==> flow/design.v <==
module clock_devider(
input   clk,
input   x_clr,
output D_1us_clk, 
output D_1ms_clk,
output D_1s_clk,
output D_1m_clk,
output D_1h_clk,
output D_1d_clk);
reg D_1us_clk; 
reg D_1ms_clk;
reg D_1s_clk;
reg D_1m_clk;
reg D_1h_clk;
reg D_1d_clk;
reg[31:0] clk_count;
reg[31:0] clk_1us_count;
reg[31:0] clk_1ms_count;
reg[31:0] clk_1s_count;
parameter P_COUNT_1US = 50;           
parameter P_COUNT_1MS = P_COUNT_1US * 1000; 
parameter P_COUNT_1S  = P_COUNT_1MS * 1000; 
parameter P_COUNT_1M  = P_COUNT_1S * 60; 
parameter P_COUNT_1H  = P_COUNT_1M * 60 ; 
parameter P_COUNT_1D  = P_COUNT_1H * 24 ; 
always@(posedge clk or negedge x_clr)
begin
   if (!x_clr) begin
    clk_count <= 32'b0;
   end
   else begin
    clk_count <= clk_count + 1'b1;
   end
end
always@(posedge clk or negedge x_clr)
begin
   if (!x_clr) begin
    D_1us_clk <= 'b0;
   end
   else if( clk_count == P_COUNT_1US) begin
    D_1us_clk <= ~D_1us_clk;
   end
   else begin
    D_1us_clk <= D_1us_clk;
   end
end
always@(posedge clk or negedge x_clr)
begin
   if (!x_clr) begin
    D_1ms_clk <= 'b0;
   end
   else if( clk_count == P_COUNT_1MS) begin
    D_1ms_clk <= ~D_1ms_clk;
   end
   else begin
    D_1ms_clk <= D_1ms_clk;
   end
end
always@(posedge clk or negedge x_clr)
begin
   if (!x_clr) begin
    D_1s_clk <= 'b0;
   end
   else if( clk_count == P_COUNT_1S) begin
    D_1s_clk <= ~D_1s_clk;
   end
   else begin
    D_1s_clk <= D_1s_clk;
   end
end
always@(posedge clk or negedge x_clr)
begin
   if (!x_clr) begin
    D_1m_clk <= 'b0;
   end
   else if( clk_count == P_COUNT_1M) begin
    D_1m_clk <= ~D_1m_clk;
   end
   else begin
    D_1m_clk <= D_1m_clk;
   end
end
always@(posedge clk or negedge x_clr)
begin
   if (!x_clr) begin
    D_1h_clk <= 'b0;
   end
   else if( clk_count == P_COUNT_1H) begin
    D_1h_clk <= ~D_1us_clk;
   end
   else begin
    D_1h_clk <= D_1us_clk;
   end
end
always@(posedge clk or negedge x_clr)
begin
   if (!x_clr) begin
    D_1d_clk <= 'b0;
   end
   else if( clk_count == P_COUNT_1D) begin
    D_1d_clk <= ~D_1us_clk;
   end
   else begin
    D_1d_clk <= D_1us_clk;
   end
end
endmodule
# Tool chain data of clock_devider
# What the tools print for clock_devider, step after step.
# Line numbers count from 1 in the design file above.
# Operators: Yosys type, input widths -> output width; for muxes data width and select width s.
# Cell names lack the library's common part.
# A cell with -- has no value.
# inputs
top_module	clock_devider
clk_port	clk
lib	sky130hd
lib_corner	tt_025C_1v80

# Word level
# Counts by Yosys on the flattened word-level netlist (proc, flatten, opt, wreduce; memories kept). Register bits leave out memories and registers merged into their read ports (data or address); mux counts leave out enables and synchronous resets folded into registers. Print and check cells are left out. Cells with the same type and inputs are merged into one.
# bits
register_bits	38
input_bits	2
wordCells	20
# classes
mux	2
eq_ne	6
bitwise	4
addsub	1
# ops
operator	n
$eq 32x32->1 const B	3
$add 32x1->32 const B	1
$eq 32x16->1 const B	1
$eq 32x26->1 const B	1
$eq 32x6->1 const B	1
$not 1->1	4
$mux 1	2

# Longest topological paths
# Depth = most cells in a row (Yosys ltp): at word level without a register or memory, in the mapped netlist without a sequential cell, where the memories' decode and read muxes count.
# depth
word_depth	2
abc_area	0
depth_mapped	6
depth_no_buf	6

# Mapped cells and area
# Source: synth_stat.txt of the flow (Yosys; design flattened, memories mapped). It holds for the ABC_AREA given above (unset counts as 0); a run with the other value may have another netlist.
# by_type
cell	n	type_area_um2
dfrtp_1	38	950.912
xor2_1	24	210.202
xnor2_1	12	105.101
nand3_1	15	75.072
nand4_1	12	75.072
nor3_1	15	75.072
nor4_1	10	62.56
nand2_1	12	45.043
ha_1	3	37.536
nor4b_1	4	35.034
and4_1	3	26.275
nor2_1	7	26.275
and3_1	4	25.024
buf_6	2	22.522
nor4bb_1	2	20.019
clkbuf_1	5	18.768
inv_1	5	18.768
buf_8	1	15.014
# Not listed: further types 15, cells in them 18.
# synth_totals
cell_count	192
area_um2	2001.9
ff_cells	38
sequential_area_um2	950.9

# Worst setup path after synthesis
# Source: OpenSTA report_checks on the synthesized netlist (no wires, ideal clock, input and output delay 20% of the period each), path of least setup slack; recovery checks are left aside. Register names are those of the netlist, which keeps one name where synthesis merged equal registers.
# synth_timing
kind	flip-flop to flip-flop
startpoint	reg clk_count[29]
endpoint	reg D_1s_clk
path_delay_ns	1.839
required_ns	2.281
path_stages	5
setup_time_ns	0.079
period_ns	2.36
n_path_buf	0
launch_ns	0.000
arrival_ns	1.760
slack_ns	0.521
period_less_setup_slack_ns	1.839
# "path_delay_ns" = arrival - input delay + setup time.
# "path_stages": output pins that drive a net of the path, with the launching flip-flop's if there is one; two outputs of one cell count as two.
# "period_less_setup_slack_ns" is the clock period less the worst setup slack; recovery checks do not enter. This is arithmetic on one report: input and output delays are still those of the set period (20% each).
# The rows between start and end are the longest chain of elaborated cells between them; the timing report does not say that the signal goes this way. Where chains are equally long, one stands for them.
# A line is the first line of the expression or statement that the cell stems from. Yosys adds cells for indexed reads and writes and turns some case tables into memories.
# At most two assigning lines are given for a register; there are more.
# synth_between
path_cell_list	dfrtp_1 > or4_1 > or4_4 > nor3_2 > xor2_1
elab_chain_cells	1
cells_between	1
lines_between	1
cone_classes	eq/ne: 1
# synth_rtl
element	line	text
start, declared	16	reg[31:0] clk_count;
start, assigned	29	clk_count <= 32'b0;
start, assigned	32	clk_count <= clk_count + 1'b1;
$eq 32x26->1	64	else if( clk_count == P_COUNT_1S) begin
end, assigned	65	D_1s_clk <= ~D_1s_clk;
end, assigned	68	D_1s_clk <= D_1s_clk;
end, declared	6	output D_1s_clk,

# Timing after layout
# Path of least setup slack in the final report of flow run A (OpenROAD, finished layout, wires in). Where an end is a register, its clock arrival counts in the times.
# layout_timing
kind	flip-flop to flip-flop
startpoint	reg clk_count[29]
endpoint	reg D_1s_clk
path_stages	5
arrival_ns	2.16
n_path_buf	0
slack_ns	0.27
setup_time_ns	0.07
period_ns	2.2
launch_ns	0.29
required_ns	2.42
# The rows between start and end are the longest chain of elaborated cells between them; the timing report does not say that the signal goes this way. Where chains are equally long, one stands for them.
# At most two assigning lines are given for a register; there are more.
# layout_between
path_cell_list	dfrtp_1 > or4_1 > or4_4 > nor3_2 > xor2_1
elab_chain_cells	1
cells_between	1
lines_between	1
cone_classes	eq/ne: 1
# layout_rtl
element	line	text
start, declared	16	reg[31:0] clk_count;
start, assigned	29	clk_count <= 32'b0;
start, assigned	32	clk_count <= clk_count + 1'b1;
$eq 32x26->1	64	else if( clk_count == P_COUNT_1S) begin
end, assigned	65	D_1s_clk <= ~D_1s_clk;
end, assigned	68	D_1s_clk <= D_1s_clk;
end, declared	6	output D_1s_clk,

# Below are 2 stored runs of the flow (Yosys, OpenROAD; platform sky130hd) on clock_devider, each with its settings and what was measured, unordered. Constraints: input delay and output delay 20% of the set period each, output load 0.01 pF.
# "clock_period_reached_ns" is the run's clock period less its worst setup slack. It is reckoned from that one timing run; input and output delays stay at 20% of the period that was set.
# By "worst_setup_path_time_ns" is meant the share of the clock period that the worst setup path is allowed (20% is reserved at inputs, 20% at outputs), minus its slack. Clock arrival times at its registers enter into it.
# "fin_power_mw" is the tool's figure for a default switching activity; nothing was simulated.
# Among the settings, -- means not set for that run.
run	period_ns	SETUP_SLACK_MARGIN	CAP_MARGIN	CORE_MARGIN	CORE_UTILIZATION	SLEW_MARGIN	PLACE_DENSITY_LB_ADDON	CORE_ASPECT_RATIO	CELL_PAD_IN_SITES_GLOBAL_PLACEMENT	CELL_PAD_IN_SITES_DETAIL_PLACEMENT	GPL_TIMING_DRIVEN	GPL_ROUTABILITY_DRIVEN	MIN_ROUTING_LAYER	MAX_ROUTING_LAYER	synthArea_um2	die_footprint_um2	finish.stdcell_area_um2	final_util_frac	setup_ws_ns	timing.setup.tns_ns	fin_power_mw	clock_period_reached_ns	worst_setup_path_time_ns	timing.worst_path_kind
flow run A	2.2	0.18	20	2	40	20	--	--	--	--	--	--	--	--	2001.9	5586.8	2240.9	0.468	0.266	0.000	1.275	1.934	1.93	flip-flop to flip-flop
flow run B	1.22	0.16	20	2	25	20	0.23	1.35	0	1	1	0	met2	met5	2001.9	8747.2	3495.8	0.455	-0.581	-11.899	2.679	1.801	1.80	flip-flop to flip-flop
